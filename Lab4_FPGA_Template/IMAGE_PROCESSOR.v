==> flow/design.v <==
module IMAGE_PROCESSOR (
	PIXEL_IN,
	CLK,
	VGA_PIXEL_X,
	VGA_PIXEL_Y,
	VGA_VSYNC_NEG,
	RESULT
);
input	[7:0]	PIXEL_IN;
input 		CLK;
input [9:0] VGA_PIXEL_X;
input [9:0] VGA_PIXEL_Y;
input			VGA_VSYNC_NEG;
output reg [7:0] RESULT = 8'b0;
reg [14:0] blue;
reg [14:0] red;
always @ (posedge CLK) begin
	if (VGA_PIXEL_X == 0 && VGA_PIXEL_Y == 0) begin
		blue <= 0;
		red <= 0;
	end
	else begin
		if (VGA_PIXEL_X < 176 && VGA_PIXEL_Y < 144) begin
			if (PIXEL_IN[7] == 1 && PIXEL_IN[1:0] == 0 && PIXEL_IN[4:3] == 0) begin
				red <= red + 1;
			end
			else begin
				red <= red;
			end
			if (PIXEL_IN[7:6] == 0 && PIXEL_IN[1] == 1 && PIXEL_IN[4:3] == 0) begin
				blue <= blue + 1;
			end
			else begin
				blue <= blue;
			end
		end
	end
end
always @ (*) begin
	if (red > 12672) begin
		RESULT <= 8'b00000001;
	end
	else begin
		if (blue > 12672) begin
			RESULT <= 8'b00000010;
		end
		else begin
			RESULT <= 8'b0;
		end
	end
end
endmodule
# --- From RTL to reports: IMAGE_PROCESSOR ---
# Tool output for the design above, in the order of the flow.
# Line numbers count from 1 in the design file above.
# Operators carry their Yosys type and port widths (W data, S select, Z words).
# Library cell names are shortened.
inputs:
  top: "IMAGE_PROCESSOR"
  clock_port: "CLK"
  lib: "sky130hd"
  lib_corner: "tt_025C_1v80"

# --- Word-level counts ---
# Counts by Yosys on the flattened word-level netlist (proc, flatten, opt, wreduce; memories kept). Register bits leave out memories and registers merged into their read ports (data or address); mux counts leave out enables and synchronous resets folded into registers. Print and check cells are left out. Cells with the same type and inputs are merged into one.
bits:
  register_bits: 30
  latchBits: 0
  mem_bits_rw: 0
  rom_bits: 0
  clocked_rd_ports_x_width: 0
  n_memories: 0
  inputBits: 30
  output_inout_bits: 8
  wordCells: 23
op_classes:
  addsub: 2
  n_mul: 0
  div_mod_pow: 0
  cmp: 4
  n_eq: 0
  n_shift: 0
  mux: 2
  bitwise: 0
  reduce_logical: 13
ops:
  columns: ["operator", "count"]
  rows:
  - ["$add A15 B1 Y15 const B", 2]
  - ["$gt A15 B14 Y1 const B", 2]
  - ["$lt A10 B8 Y1 const B", 2]
  - ["$logic_not A10 Y1", 2]
  - ["$logic_and A1 B1 Y1", 6]
  - ["$logic_not A2 Y1", 3]
  - ["$reduce_and A2 Y1", 2]
  - ["$mux W2", 2]

# --- Logic depth ---
# Yosys ltp: most cells in a row. Word level: on the elaborated netlist, between registers, memories and ports. Mapped: between sequential cells and ports; inverters and the memories' decode and read muxes count.
logic_depth:
  ltp_word: 4
  abc_area: 0
  ltp_mapped: 6
  ltp_nobuf: 5

# --- After synthesis ---
# Yosys stat after the flow's synthesis: flattened, memories mapped to cells. It holds for the ABC_AREA given above (unset counts as 0); a run with the other value may have another netlist.
types:
  columns: ["cell_type", "count", "type_area_um2"]
  rows:
  - ["dfxtp_1", 30, 600.576]
  - ["a21oi_1", 29, 145.139]
  - ["o31ai_1", 15, 112.608]
  - ["nand3_1", 17, 85.082]
  - ["or4_1", 11, 82.579]
  - ["o21ai_0", 12, 60.058]
  - ["o41ai_1", 6, 52.55]
  - ["ha_1", 4, 50.048]
  - ["nor4_1", 8, 50.048]
  - ["buf_4", 6, 45.043]
  - ["inv_1", 12, 45.043]
  - ["nand2_1", 12, 45.043]
  - ["nand4_1", 7, 43.792]
  - ["mux2i_1", 4, 40.038]
  - ["and4_1", 3, 26.275]
  - ["buf_6", 2, 22.522]
  - ["clkbuf_1", 6, 22.522]
  - ["o21bai_1", 3, 22.522]
# Other cell types: 27; their cells: 41.
synth_totals:
  cell_count: 228
  mapped_area_um2: 1871.8
  seqArea_um2: 600.6
  flip_flops: 30
  buf_cells: 15

# --- Timing after synthesis ---
# Source: OpenSTA report_checks on the synthesized netlist (no wires, ideal clock, input and output delay 20% of the period each), path of least setup slack; recovery checks are left aside. Register names are those of the netlist, which keeps one name where synthesis merged equal registers.
synth_timing:
  path_type: "input-to-reg"
  from: "input VGA_PIXEL_X[9]"
  to: "register red[11]"
  tclk_ns: 3.24
  t_arrival_ns: 2.552
  setup_slack_ns: 0.618
  delay_ns: 1.974
  stages: 6
  n_path_buf: 2
  period_less_setup_slack_ns: 2.622
# "delay_ns" = arrival - input delay + setup time.
# "stages" counts driving pins, that of a launching flip-flop among them; a cell with two outputs on the path counts twice.
# "period_less_setup_slack_ns" is the clock period less the worst setup slack; recovery checks do not enter. This is arithmetic on one report: input and output delays are still those of the set period (20% each).
# Between the ends stands the longest chain of elaborated cells between them, by number of cells; it is not shown to be the way that was timed. Of several equally long chains one is given.
# Each line given opens the expression or statement behind the cell; cells for indexed reads and writes are added by Yosys, which also makes memories of some case tables.
# At most two assigning lines are given for a register; there are more.
synth_via:
  cell_sequence: "or4_4 buf_6 or4_4 buf_6 or4b_1 a21oi_1"
  elab_chain_cells: 3
  cells_between: 5
  lines_between: 2
  cone_classes: "compare (1); reduce/logical (4)"
synth_rtl:
  columns: ["item", "line_no", "rtl"]
  rows:
  - ["start: declaration", 11, "input [9:0] VGA_PIXEL_X;"]
  - ["$lt A10 B8 Y1", 23, "if (VGA_PIXEL_X < 176 && VGA_PIXEL_Y < 144) begin"]
  - ["$logic_and A1 B1 Y1", 23, null]
  - ["$reduce_and A2 Y1", null, null]
  - ["end: assignment", 25, "red <= red + 1;"]
  - ["end: assignment", 28, "red <= red;"]
  - ["end: declaration", 16, "reg [14:0] red;"]

# --- Worst path after layout ---
# Path of least setup slack in the final report of job 1 (OpenROAD, finished layout, wires in). Where an end is a register, its clock arrival counts in the times.
layout_timing:
  path_type: "reg-to-output"
  from: "register red[0]"
  to: "output RESULT[1]"
  tclk_ns: 1.82
  t_arrival_ns: 1.66
  setup_slack_ns: -0.20
  stages: 8
  n_path_buf: 2
# Between the ends stands the longest chain of elaborated cells between them, by number of cells; it is not shown to be the way that was timed. Of several equally long chains one is given.
# At most two assigning lines are given for a register; there are more.
layout_via:
  cell_sequence: "dfxtp_1 inv_1 ha_1 a31oi_1 nor4_1 buf_4 o221a_4 buf_6"
  elab_chain_cells: 2
  cells_between: 2
  lines_between: 1
  cone_classes: "compare (1); mux (1)"
layout_rtl:
  columns: ["item", "line_no", "rtl"]
  rows:
  - ["start: declaration", 16, "reg [14:0] red;"]
  - ["start: assignment", 25, "red <= red + 1;"]
  - ["start: assignment", 28, "red <= red;"]
  - ["$gt A15 B14 Y1", 40, "if (red > 12672) begin"]
  - ["$mux W2", 40, null]
  - ["end: declaration", 14, "output reg [7:0] RESULT = 8'b0;"]

Appendix: measured runs

Measured results for IMAGE_PROCESSOR: 2 stored runs of the Yosys and OpenROAD flow on sky130hd. The settings differ; the order carries no meaning. The constraints put input and output delay at 20% of the set period each and load the outputs with 0.01 pF.
"clock_period_reached_ns": clock period set for the run, less the worst setup slack. It is reckoned from that one timing run; input and output delays stay at 20% of the period that was set.
"worst_path_allowed_less_slack_ns" means the part of the period allowed to the worst setup path (the constraints hold back 20% at inputs and 20% at outputs) less its slack; where the path has registers, the arrival times of their clocks count too.
"power_w": no workload was simulated; the value follows from the tool's default switching activity.

--- job 1 ---
==> flow/run.sh <==
#!/bin/bash
# the make line also repeats the synthesis and layout settings of config.mk as NAME=value (left out here)
make -C /OpenROAD-flow-scripts/flow DESIGN_CONFIG=/design/flow/config.mk WORK_HOME=/design/flow/orfs CLKGATE_MAP_FILE= finish
==> flow/config.mk <==
export PLATFORM = sky130hd
export DESIGN_NAME = IMAGE_PROCESSOR
export DESIGN_NICKNAME = IMAGE_PROCESSOR
export VERILOG_FILES = /design/flow/design.v
export SDC_FILE = /design/flow/constraint.sdc
export NUM_CORES = 4
export LEC_CHECK = 0
export CAP_MARGIN = 20
export CORE_MARGIN = 2
export CORE_UTILIZATION = 40
export SLEW_MARGIN = 20
==> flow/constraint.sdc <==
create_clock -name core_clock -period 1.82 [get_ports {CLK}]
set_input_delay 0.3640 -clock core_clock [delete_from_list [all_inputs] [get_ports {CLK}]]
set_output_delay 0.3640 -clock core_clock [all_outputs]
set_load 0.01 [all_outputs]

==> results, as YAML <==
results:
  fin_util_pct: 72.4
  worst_setup_slack_ns: -0.202
  worst_path_allowed_less_slack_ns: 1.66
  critical_path_kind: "reg-to-output"
  final_hold_ws_ns: 0.478
  timing.setup.tns_ns: -1.237
  final_cell_area_um2: 3218.1
  yosys.chip_area_um2: 1871.8
  power_w: 0.001558
  clock_period_reached_ns: 2.022
  total_die_area_um2: 5242.5

--- job 2 ---
==> flow/run.sh <==
#!/bin/bash
# the make line also repeats the synthesis and layout settings of config.mk as NAME=value (left out here)
make -C /OpenROAD-flow-scripts/flow DESIGN_CONFIG=/design/flow/config.mk WORK_HOME=/design/flow/orfs CLKGATE_MAP_FILE= finish
==> flow/config.mk <==
export PLATFORM = sky130hd
export DESIGN_NAME = IMAGE_PROCESSOR
export DESIGN_NICKNAME = IMAGE_PROCESSOR
export VERILOG_FILES = /design/flow/design.v
export SDC_FILE = /design/flow/constraint.sdc
export NUM_CORES = 4
export LEC_CHECK = 0
export ABC_AREA = 0
export CAP_MARGIN = 30
export CORE_MARGIN = 2
export CORE_UTILIZATION = 46
export GPL_ROUTABILITY_DRIVEN = 0
export GPL_TIMING_DRIVEN = 0
export MAX_ROUTING_LAYER = met4
export MIN_ROUTING_LAYER = met1
export PLACE_DENSITY = 0.67
export SETUP_SLACK_MARGIN = 0.54
export SLEW_MARGIN = 20
export TNS_END_PERCENT = 30
==> flow/constraint.sdc <==
create_clock -name core_clock -period 1.87 [get_ports {CLK}]
set_input_delay 0.3740 -clock core_clock [delete_from_list [all_inputs] [get_ports {CLK}]]
set_output_delay 0.3740 -clock core_clock [all_outputs]
set_load 0.01 [all_outputs]

==> results, as YAML <==
results:
  fin_util_pct: 78.2
  worst_setup_slack_ns: -0.256
  worst_path_allowed_less_slack_ns: 1.75
  critical_path_kind: "input-to-reg"
  final_hold_ws_ns: 0.481
  timing.setup.tns_ns: -1.188
  final_cell_area_um2: 3104.2
  yosys.chip_area_um2: 1871.8
  power_w: 0.001406
  clock_period_reached_ns: 2.126
  total_die_area_um2: 4595.5
