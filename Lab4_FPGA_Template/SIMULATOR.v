==> flow/design.v <==
module SIMULATOR(
  CLK,
  VSYNC,
  HREF,
  DATA
);
input CLK;
output reg VSYNC;
output reg HREF;
output reg [7:0] DATA;
reg [15:0] counter = 0;
wire [15:0] RED =    16'b1111100000000000;
wire [15:0] GREEN =  16'b0000011111100000;
wire [15:0] BLUE =   16'b0000000000011111;
wire [15:0] YELLOW = RED | GREEN;
wire [15:0] CYAN =   GREEN | BLUE;
wire [15:0] MAGENTA = RED | BLUE;
wire [15:0] WHITE = 16'b1111111111111111;
wire [15:0] BLACK = 0;
reg [15:0] COLOR;
reg [7:0] x = 0;
reg [7:0] y = 0;
always @ (negedge CLK) begin
  if (counter == 800000) begin
    counter <= 0;
    HREF <= 0;
    VSYNC <= 0;
    DATA <= 0;
	 x = 0;
    y = 0;
  end
  else begin
    if (counter > 0 && counter < 3) begin
      counter <= counter + 1;
      HREF <= 0;
      VSYNC <= 1;
      DATA <= 0;
    end
    else begin
      if (counter == 0 || counter == 3) begin
        counter <= counter + 1;
        HREF <= 0;
        VSYNC <= 0;
        DATA <= 0;
      end
      else begin
        if (((counter-4) % (2*180)) < 2*176) begin
			 if (((counter-4) % (2*180)) == 2*176-1) begin
				y <= y + 1;
			 end
          if ((counter % 2) == 0) begin
            counter <= counter + 1;
            HREF <= 1;
            VSYNC <= 0;
				x <= x + 1;
				DATA = COLOR[15:8];
          end
          else begin
            counter <= counter + 1;
            HREF <= 1;
            VSYNC <= 0;
				DATA = COLOR[7:0];
          end
        end
        else begin
		    counter <= counter + 1;
			 HREF <= 0;
			 VSYNC <= 0;
			 DATA <= 0;
			 x <= 0;
        end
      end
    end
  end
end
always @ (negedge CLK) begin
  if (x < 20)
  begin
    COLOR <= RED;
  end
  if (x < 40 && x > 19)
  begin
    COLOR <= GREEN;
  end
  if (x < 60 && x > 39)
  begin
    COLOR <= BLUE;
  end
  if (x < 80 && x > 59)
  begin
    COLOR <= YELLOW;
  end
  if (x < 100 && x > 79)
  begin
    COLOR <= CYAN;
  end
  if (x < 120 && x > 99)
  begin
    COLOR <= MAGENTA;
  end
  if (x < 140 && x > 119)
  begin
    COLOR <= WHITE;
  end
  if (x < 176 && x > 139)
  begin
    COLOR <= BLACK;
  end
end
endmodule
* Reports on SIMULATOR
Tool output for the design above, in the order of the flow.
Line numbers count from 1 in the design file above.
Library cell names are shortened.
A cell with -- has no value.
- Top module :: SIMULATOR
- Clock input :: CLK
- Standard-cell library :: sky130hd
- Library corner :: tt_025C_1v80

* Elaborated design
Counts by Yosys on the flattened word-level netlist (proc, flatten, opt, wreduce; memories kept). Register bits leave out memories and registers merged into their read ports (data or address). Print and check cells are left out. Cells with the same type and inputs are merged into one.
- Elaborated cells :: 59
- Input port bits :: 1
- Register bits after elaboration :: 50
- Reductions and logical operators :: 15
- $add $sub $neg :: 3
- Bitwise logic cells :: 3
- $lt $le $gt $ge :: 18
- Equal/unequal tests :: 2
- Mux-type cells :: 11
- Div/mod/pow operators :: 1
** Operator list (number)
- remainder unit 32 x 9 -> 32 bit with constant B :: 1
- 2-to-1 mux 16 bit :: 7
- < comparator 32 x 9 -> 1 bit with constant B :: 1
- zero test 32 bit :: 1
- > comparator 8 x 7 -> 1 bit with constant B :: 3
- < comparator 8 x 7 -> 1 bit with constant B :: 3
- subtractor 16 x 3 -> 17 bit with constant B :: 1
- adder 16 x 1 -> 16 bit with constant B :: 1
- > comparator 16 x 1 -> 1 bit with constant B :: 1
- < comparator 16 x 2 -> 1 bit with constant B :: 1
- equality test 16 x 2 -> 1 bit with constant B :: 1
- zero test 16 bit :: 1
- > comparator 8 x 6 -> 1 bit with constant B :: 2
- < comparator 8 x 6 -> 1 bit with constant B :: 2
- < comparator 8 bit with constant B :: 2
- 2-to-1 mux 8 bit :: 2
- logical AND 1 bit :: 8
- adder 8 x 1 -> 8 bit with constant B :: 1
- > comparator 8 x 5 -> 1 bit with constant B :: 1
- < comparator 8 x 5 -> 1 bit with constant B :: 1
- > comparator 8 bit with constant B :: 1
- nonzero test 7 bit :: 1
- NOT 1 bit :: 3
- AND reduction 3 bit :: 1
- OR reduction 3 bit :: 1
- != test 2 x 1 -> 1 bit with constant B :: 1
- OR reduction 2 bit :: 1
- 2-to-1 mux 1 bit :: 2
- logical OR 1 bit :: 1

* Depth
Yosys ltp: most cells in a row. Word level: on the elaborated netlist, between registers, memories and ports. Mapped: between sequential cells and ports; inverters and the memories' decode and read muxes count.
- Word-level depth :: 8
- ABC_AREA :: 0
- Mapped depth :: 30
- Gate-level depth less buffers :: 25

* Netlist
Yosys stat after the flow's synthesis: flattened, memories mapped to cells. It holds for the ABC_AREA given above (unset counts as 0); a run with the other value may have another netlist.
The area totals of this step are shown rounded.
** Cells by type
- dfxtp_1 :: number 24, total area 480.461 µm²
- xnor2_1 :: number 48, total area 420.403 µm²
- edfxtp_1 :: number 8, total area 240.23 µm²
- nand2_1 :: number 54, total area 202.694 µm²
- nor2_1 :: number 47, total area 176.419 µm²
- a21oi_1 :: number 35, total area 175.168 µm²
- mux2i_1 :: number 16, total area 160.154 µm²
- nor3_1 :: number 24, total area 120.115 µm²
- o21ai_0 :: number 21, total area 105.101 µm²
- xor2_1 :: number 12, total area 105.101 µm²
- a21oi_2 :: number 11, total area 96.342 µm²
- a211oi_1 :: number 12, total area 90.086 µm²
- nand3_1 :: number 18, total area 90.086 µm²
- nand4_1 :: number 14, total area 87.584 µm²
- clkbuf_1 :: number 22, total area 82.579 µm²
- ha_1 :: number 6, total area 75.072 µm²
- o21a_1 :: number 10, total area 75.072 µm²
- buf_4 :: number 8, total area 60.058 µm²
Other cell types: 79; their cells: 206.
- Cells in the netlist :: 596
- Sequential area :: 720 µm²
- Chip area (Yosys) :: 4600 µm²
- Mapped flip-flops :: 32

Ticket comment

Settings and measured results of 2 stored flow runs for module SIMULATOR (sky130hd), not sorted in any way. The constraints put input and output delay at 20% of the set period each and load the outputs with 0.01 pF.
By "clock period reached" is meant the clock period of the run minus its worst setup slack. This is arithmetic on one report: input and output delays are still those of the set period (20% each).
"power consumption" rests on the timing tool's default activity at the inputs, not on a simulated workload.
Measured values are rounded.

* Flow run A
** Files
==> flow/run.sh <==
#!/bin/bash
# the make line also repeats the synthesis and layout settings of config.mk as NAME=value (left out here)
make -C /OpenROAD-flow-scripts/flow DESIGN_CONFIG=/design/flow/config.mk WORK_HOME=/design/flow/orfs CLKGATE_MAP_FILE= finish
==> flow/config.mk <==
export PLATFORM = sky130hd
export DESIGN_NAME = SIMULATOR
export DESIGN_NICKNAME = SIMULATOR
export VERILOG_FILES = /design/flow/design.v
export SDC_FILE = /design/flow/constraint.sdc
export NUM_CORES = 4
export LEC_CHECK = 0
export ABC_AREA = 0
export CAP_MARGIN = 0
export CORE_MARGIN = 2
export CORE_UTILIZATION = 19
export CTS_CLUSTER_SIZE = 23
export MAX_ROUTING_LAYER = met5
export SLEW_MARGIN = 5
==> flow/constraint.sdc <==
create_clock -name core_clock -period 9.11 [get_ports {CLK}]
set_input_delay 1.8220 -clock core_clock [delete_from_list [all_inputs] [get_ports {CLK}]]
set_output_delay 1.8220 -clock core_clock [all_outputs]
set_load 0.01 [all_outputs]
** Results
- Chip area after synthesis (Yosys) :: 4,600 µm²
- Die outline area :: 26,000 µm²
- Worst slack on setup checks :: 0.67 ns
- Clock period reached :: 8.439 ns
- Power consumption :: 0.00036 W
- Post-route setup TNS :: 0.000 ns
- Standard-cell area after layout :: 5,300 µm²

* Flow run B
** Files
==> flow/run.sh <==
#!/bin/bash
# the make line also repeats the synthesis and layout settings of config.mk as NAME=value (left out here)
make -C /OpenROAD-flow-scripts/flow DESIGN_CONFIG=/design/flow/config.mk WORK_HOME=/design/flow/orfs CLKGATE_MAP_FILE= finish
==> flow/config.mk <==
export PLATFORM = sky130hd
export DESIGN_NAME = SIMULATOR
export DESIGN_NICKNAME = SIMULATOR
export VERILOG_FILES = /design/flow/design.v
export SDC_FILE = /design/flow/constraint.sdc
export NUM_CORES = 4
export LEC_CHECK = 0
export ABC_AREA = 0
export CAP_MARGIN = 35
export CORE_MARGIN = 4
export CORE_UTILIZATION = 23
export CTS_CLUSTER_SIZE = 13
export MAX_ROUTING_LAYER = met5
export PLACE_DENSITY_LB_ADDON = 0.02
export SETUP_SLACK_MARGIN = 0.0
export SLEW_MARGIN = 35
==> flow/constraint.sdc <==
create_clock -name core_clock -period 5.54 [get_ports {CLK}]
set_input_delay 1.1080 -clock core_clock [delete_from_list [all_inputs] [get_ports {CLK}]]
set_output_delay 1.1080 -clock core_clock [all_outputs]
set_load 0.01 [all_outputs]
** Results
- Chip area after synthesis (Yosys) :: 4,600 µm²
- Die outline area :: 23,000 µm²
- Worst slack on setup checks :: -1.3 ns
- Clock period reached :: 6.875 ns
- Power consumption :: 0.00064 W
- Post-route setup TNS :: -25 ns
- Standard-cell area after layout :: 7,400 µm²
